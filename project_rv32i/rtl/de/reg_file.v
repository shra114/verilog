==> flow/design.v <==
package top_pkg;
  typedef enum logic [3:0] {
    ST_IDLE    = 4'h1,
    ST_1       = 4'h2,
    ST_10      = 4'h4,
    ST_101     = 4'h8
  } fsm_state_t;
endpackage
module dff #(parameter FLOP_WIDTH = 32)(
  input                       clk,
  input                       rst_n, 
  input                       en,
  input      [FLOP_WIDTH-1:0]  d,
  output reg [FLOP_WIDTH-1:0]  q
);
always @ (posedge clk) begin
  if (~rst_n) begin
    q <= {FLOP_WIDTH{1'b0}};
  end
  else if (en)begin
    q <= d;
  end
end
endmodule 
module mux #(
  parameter SEL_WIDTH = 4,
  parameter IN_WIDTH = 32)
  (
  input  [SEL_WIDTH-1:0]  sel,
  input  [IN_WIDTH-1:0]   in0,
  input  [IN_WIDTH-1:0]   in1,
  input  [IN_WIDTH-1:0]   in2,
  input  [IN_WIDTH-1:0]   in3,
  input  [IN_WIDTH-1:0]   in4,
  input  [IN_WIDTH-1:0]   in5,
  input  [IN_WIDTH-1:0]   in6,
  input  [IN_WIDTH-1:0]   in7,
  input  [IN_WIDTH-1:0]   in8,
  input  [IN_WIDTH-1:0]   in9,
  input  [IN_WIDTH-1:0]   in10,
  input  [IN_WIDTH-1:0]   in11,
  input  [IN_WIDTH-1:0]   in12,
  input  [IN_WIDTH-1:0]   in13,
  input  [IN_WIDTH-1:0]   in14,
  input  [IN_WIDTH-1:0]   in15,
  output [IN_WIDTH-1:0]   out
);
reg [IN_WIDTH-1:0] out_reg;
assign out = out_reg;
always @(*) begin
  out_reg = in0;
end
endmodule 
module decoder #(
  parameter IN_WIDTH = 4,
  parameter OUT_WIDTH = 1 << IN_WIDTH 
)
(
  input                    clk,
  input                    rst_n, 
  input                    en,
  input  [IN_WIDTH-1:0]    in,
  output [OUT_WIDTH-1:0]   out
);
  reg [OUT_WIDTH-1:0]      out_reg;
integer i;
always @(in) begin
  for (i = 0; i < OUT_WIDTH; i++) begin
    out_reg[i] = (in == i);
  end
end
assign out = en ? out_reg : {OUT_WIDTH{1'b0}};
endmodule 
module reg_file #(
  parameter REG_WIDTH = 32,
  parameter ADDR_WIDTH = 4,
  parameter REG_NUM = 1 << ADDR_WIDTH
)
(
  input                    clk,
  input                    rst_n, 
  input                    read_en,
  input                    write_en,
  input  [ADDR_WIDTH-1:0]  addr,
  input  [REG_WIDTH-1:0]   wr_data,
  output                   rd_data_val,
  output [REG_WIDTH-1:0]   rd_data
);
  reg [REG_WIDTH-1:0]      addr_p1;
  reg                      read_en_p1;
  wire [REG_NUM-1:0]       dff_wr_en;
  wire [REG_NUM-1:0]       reg_data_p0 [REG_WIDTH-1:0];
  wire [REG_WIDTH-1:0]     rd_data_p1 ;
assign rd_data     = read_en_p1 ? rd_data_p1 : {REG_WIDTH{1'b0}};
assign rd_data_val = read_en_p1;
always @ (posedge clk) begin
  if (~rst_n) begin
    addr_p1    <= {REG_WIDTH{1'b0}};
	  read_en_p1 <= 1'b0;
  end
  else begin
    addr_p1    <= addr;
    read_en_p1 <= read_en;
  end
end
decoder #(.IN_WIDTH(ADDR_WIDTH), .OUT_WIDTH(REG_NUM)) 
            wr_addr_dec (.clk   (clk),
                         .rst_n (rst_n),
		                 .en    (write_en),
		                 .in    (addr),
		                 .out   (dff_wr_en));
genvar i;
generate
  for (i =0; i < REG_NUM; i = i+1) begin
    dff #(.FLOP_WIDTH(REG_WIDTH)) reg_dff (
      .clk    (clk), 
      .rst_n  (rst_n), 
      .en     (dff_wr_en[i]), 
      .d      (wr_data), 
      .q      (reg_data_p0[i])
      );
  end
endgenerate
mux #(.SEL_WIDTH(ADDR_WIDTH), .IN_WIDTH(REG_NUM))
       rd_mux (.sel(addr_p1), 
	           .in0(reg_data_p0[0]), 
			   .in1(reg_data_p0[1]), 
	           .in2(reg_data_p0[2]), 
	           .in3(reg_data_p0[3]), 
	           .in4(reg_data_p0[4]), 
	           .in5(reg_data_p0[5]), 
	           .in6(reg_data_p0[6]), 
	           .in7(reg_data_p0[7]), 
	           .in8(reg_data_p0[8]), 
	           .in9(reg_data_p0[9]), 
	           .in10(reg_data_p0[10]), 
	           .in11(reg_data_p0[11]), 
	           .in12(reg_data_p0[12]), 
	           .in13(reg_data_p0[13]), 
	           .in14(reg_data_p0[14]), 
	           .in15(reg_data_p0[15]), 
			   .out(rd_data_p1));
endmodule
# From RTL to reports: reg_file
# The steps from the RTL of reg_file to its reports follow in flow order.
# Lines are those of the file above, counted from 1.
# Cell names lack the library's common part.
# The mark -- stands for no value.
[design]
top = "reg_file"
clock_port = "clk"
cell_library = "sky130hd"
pvt_corner = "tt_025C_1v80"

# After elaboration
# Yosys after proc, flatten, opt, wreduce and memory -nomap, before mapping. Enables and synchronous resets that opt folds into registers are not counted as muxes. Print and check cells are not counted. Equal cells are merged and count once.
[word_totals]
input_bits = 40
reg_bits = 17
output_inout_bits = 33
elab_cells = 5
[classes]
n_reduce_logical = 1
muxes = 2
[op_table]
columns = ["operator", "n"]
rows = [
  ["two-way mux 16 bit", 1],
  ["zero test 4 bit", 1],
  ["two-way mux 1 bit", 1],
]

# Longest topological paths
# Depth = most cells in a row (Yosys ltp): at word level without a register or memory, in the mapped netlist without a sequential cell, where the memories' decode and read muxes count.
[logic_depth]
word_depth = 2
abc_area = 0
mapped_depth = 5
mapped_depth_nobuf = 3

# After synthesis
# Yosys stat after the flow's synthesis: flattened, memories mapped to cells. It holds for the ABC_AREA given above (unset counts as 0); a run with the other value may have another netlist.
[mapped]
flip_flops = 17
cells = 108
area_um2 = 913.4
buf_cells = 23
seq_area_um2 = 340.3
[by_type]
columns = ["cell", "n", "area_total_um2"]
rows = [
  ["dfxtp_1", 17, 340.326],
  ["mux2i_1", 16, 160.154],
  ["buf_4", 16, 120.115],
  ["nand2_1", 32, 120.115],
  ["and2_1", 18, 112.608],
  ["buf_12", 1, 20.019],
  ["clkbuf_1", 5, 18.768],
  ["buf_6", 1, 11.261],
  ["nor4_1", 1, 6.256],
  ["conb_1", 1, 3.754],
]
# The figures by module come from a second, unflattened synthesis with its own total; it is not the netlist above.
[unflattened]
cells_unflattened = 1731
hier_area_um2 = 20518.4
# Rows give one instance, submodules left out.
[modules]
columns = ["mod", "mod_seq_area_um2", "cells", "mod_area_um2", "instances"]
rows = [
  ["dff #(FLOP_WIDTH=32)", 640.6, 103, 1243.7, 16],
  ["reg_file", 100.1, 44, 381.6, 1],
  ["mux", 0.0, 16, 120.1, 1],
  ["decoder", 0.0, 23, 117.6, 1],
]

# Worst setup path after synthesis
# OpenSTA on the mapped netlist: ideal clock, no wires. The path of least setup slack (recovery checks aside). Input and output delay are each 20% of the period. Register names are those of the netlist, which keeps one name where synthesis merged equal registers.
[synth_path]
path_type = "input to register"
from = "input port addr[1]"
to = "register genblk1[0].reg_dff.q[10]"
required_time_ns = 1.348
driving_pins = 5
arrival_ns = 1.092
setup_slack_ns = 0.257
setup_time_ns = 0.072
t_first_pin_ns = 0.284
tclk_ns = 1.42
input_delay_ns = 0.284
delay_ns = 0.880
path_buffers = 2
synth_period_reached_ns = 1.163
# "delay_ns" is the arrival time less input delay plus setup time.
# "driving_pins" counts driving pins, that of a launching flip-flop among them; a cell with two outputs on the path counts twice.
# "synth_period_reached_ns" = period - worst setup slack (recovery checks aside). The figure is calculated, with input and output delays left at 20% of the set period.
# The rows between start and end are the longest chain of elaborated cells between them; the timing report does not say that the signal goes this way. Where chains are equally long, one stands for them.
# A line is the first line of the expression or statement that the cell stems from. Yosys adds cells for indexed reads and writes and turns some case tables into memories.
[synth_via]
cell_sequence = "nor4_1 and2_1 buf_6 buf_12 mux2i_1"
elab_chain_len = 2
cells_between = 2
lines_between = 2
cone_classes = "mux: 1; reduce/logical: 1"
[synth_rtl]
columns = ["item", "line", "source"]
rows = [
  ["from (decl)", 84, "input  [ADDR_WIDTH-1:0]  addr,"],
  ["zero test 4 bit", 69, "out_reg[i] = (in == i);"],
  ["two-way mux 1 bit", 72, "assign out = en ? out_reg : {OUT_WIDTH{1'b0}};"],
  ["to (assign)", 18, "q <= {FLOP_WIDTH{1'b0}};"],
  ["to (assign)", 21, "q <= d;"],
  ["to (decl)", 14, "output reg [FLOP_WIDTH-1:0]  q"],
]

# Worst path after layout
# Path of least setup slack in the final report of run A (OpenROAD, finished layout, wires in). Where an end is a register, its clock arrival counts in the times.
[layout_path]
path_type = "register to output"
from = "register read_en_p1"
to = "output port rd_data[6]"
tclk_ns = 0.708
required_time_ns = 0.57
setup_slack_ns = -0.52
t_first_pin_ns = 0.30
path_buffers = 2
arrival_ns = 1.09
driving_pins = 4
output_delay_ns = 0.14
# The rows between start and end are the longest chain of elaborated cells between them; the timing report does not say that the signal goes this way. Where chains are equally long, one stands for them.
[layout_via]
cell_sequence = "dfxtp_4 buf_6 and2_4 buf_6"
elab_chain_len = 1
cells_between = 1
lines_between = 1
cone_classes = "mux: 1"
[layout_rtl]
columns = ["item", "line", "source"]
rows = [
  ["from (decl)", 90, "reg                      read_en_p1;"],
  ["from (assign)", 99, "read_en_p1 <= 1'b0;"],
  ["from (assign)", 103, "read_en_p1 <= read_en;"],
  ["two-way mux 16 bit", 94, "assign rd_data     = read_en_p1 ? rd_data_p1 : {REG_WIDTH{1'b0}};"],
  ["to (decl)", 87, "output [REG_WIDTH-1:0]   rd_data"],
]

# 2 stored runs of reg_file in the flow (synthesis by Yosys, layout by OpenROAD, sky130hd cells), in arbitrary order. Constraints: input delay and output delay 20% of the set period each, output load 0.01 pF.
# "clock_period_reached_ns" means the clock period less the worst setup slack. The figure is calculated, with input and output delays left at 20% of the set period.
# "critical_path_time_ns" means the part of the period allowed to the worst setup path (the constraints hold back 20% at inputs and 20% at outputs) less its slack; where the path has registers, the arrival times of their clocks count too.
# "total_power_mw": no workload was simulated; the value follows from the tool's default switching activity.

[[run]]
name = "run A"
[run.settings]
period_ns = 0.708
CORE_UTILIZATION = 42
SETUP_SLACK_MARGIN = 0.16
PLACE_DENSITY_LB_ADDON = 0.12
CORE_MARGIN = 7
CELL_PAD_IN_SITES_DETAIL_PLACEMENT = 1
MAX_ROUTING_LAYER = "met4"
CAP_MARGIN = 20
SLEW_MARGIN = 20
[run.results]
final_util_pct = 72.7
total_power_mw = 1.918
post_synth_area_um2 = 913.4
stdcell_area_um2 = 1455.2
setup_worst_slack_ns = -0.520
die_area_um2 = 3676.6
clock_period_reached_ns = 1.228
critical_path_time_ns = 1.09
worst_setup_path_type = "register to output"
setup_tns_ns = -10.434
hold_ws_ns = 0.379

[[run]]
name = "run B"
[run.settings]
period_ns = 1.36
CORE_UTILIZATION = 24
PLACE_DENSITY_LB_ADDON = 0.23
ABC_AREA = 1
CTS_CLUSTER_SIZE = 43
MAX_ROUTING_LAYER = "met5"
CAP_MARGIN = 20
CORE_MARGIN = 2
SLEW_MARGIN = 20
[run.results]
critical_path_time_ns = 1.02
worst_setup_path_type = "register to output"
hold_ws_ns = 0.509
setup_worst_slack_ns = 0.071
total_power_mw = 1.114
post_synth_area_um2 = 1141.1
setup_tns_ns = 0.000
final_util_pct = 33.5
stdcell_area_um2 = 1562.8
die_area_um2 = 5322.4
clock_period_reached_ns = 1.289
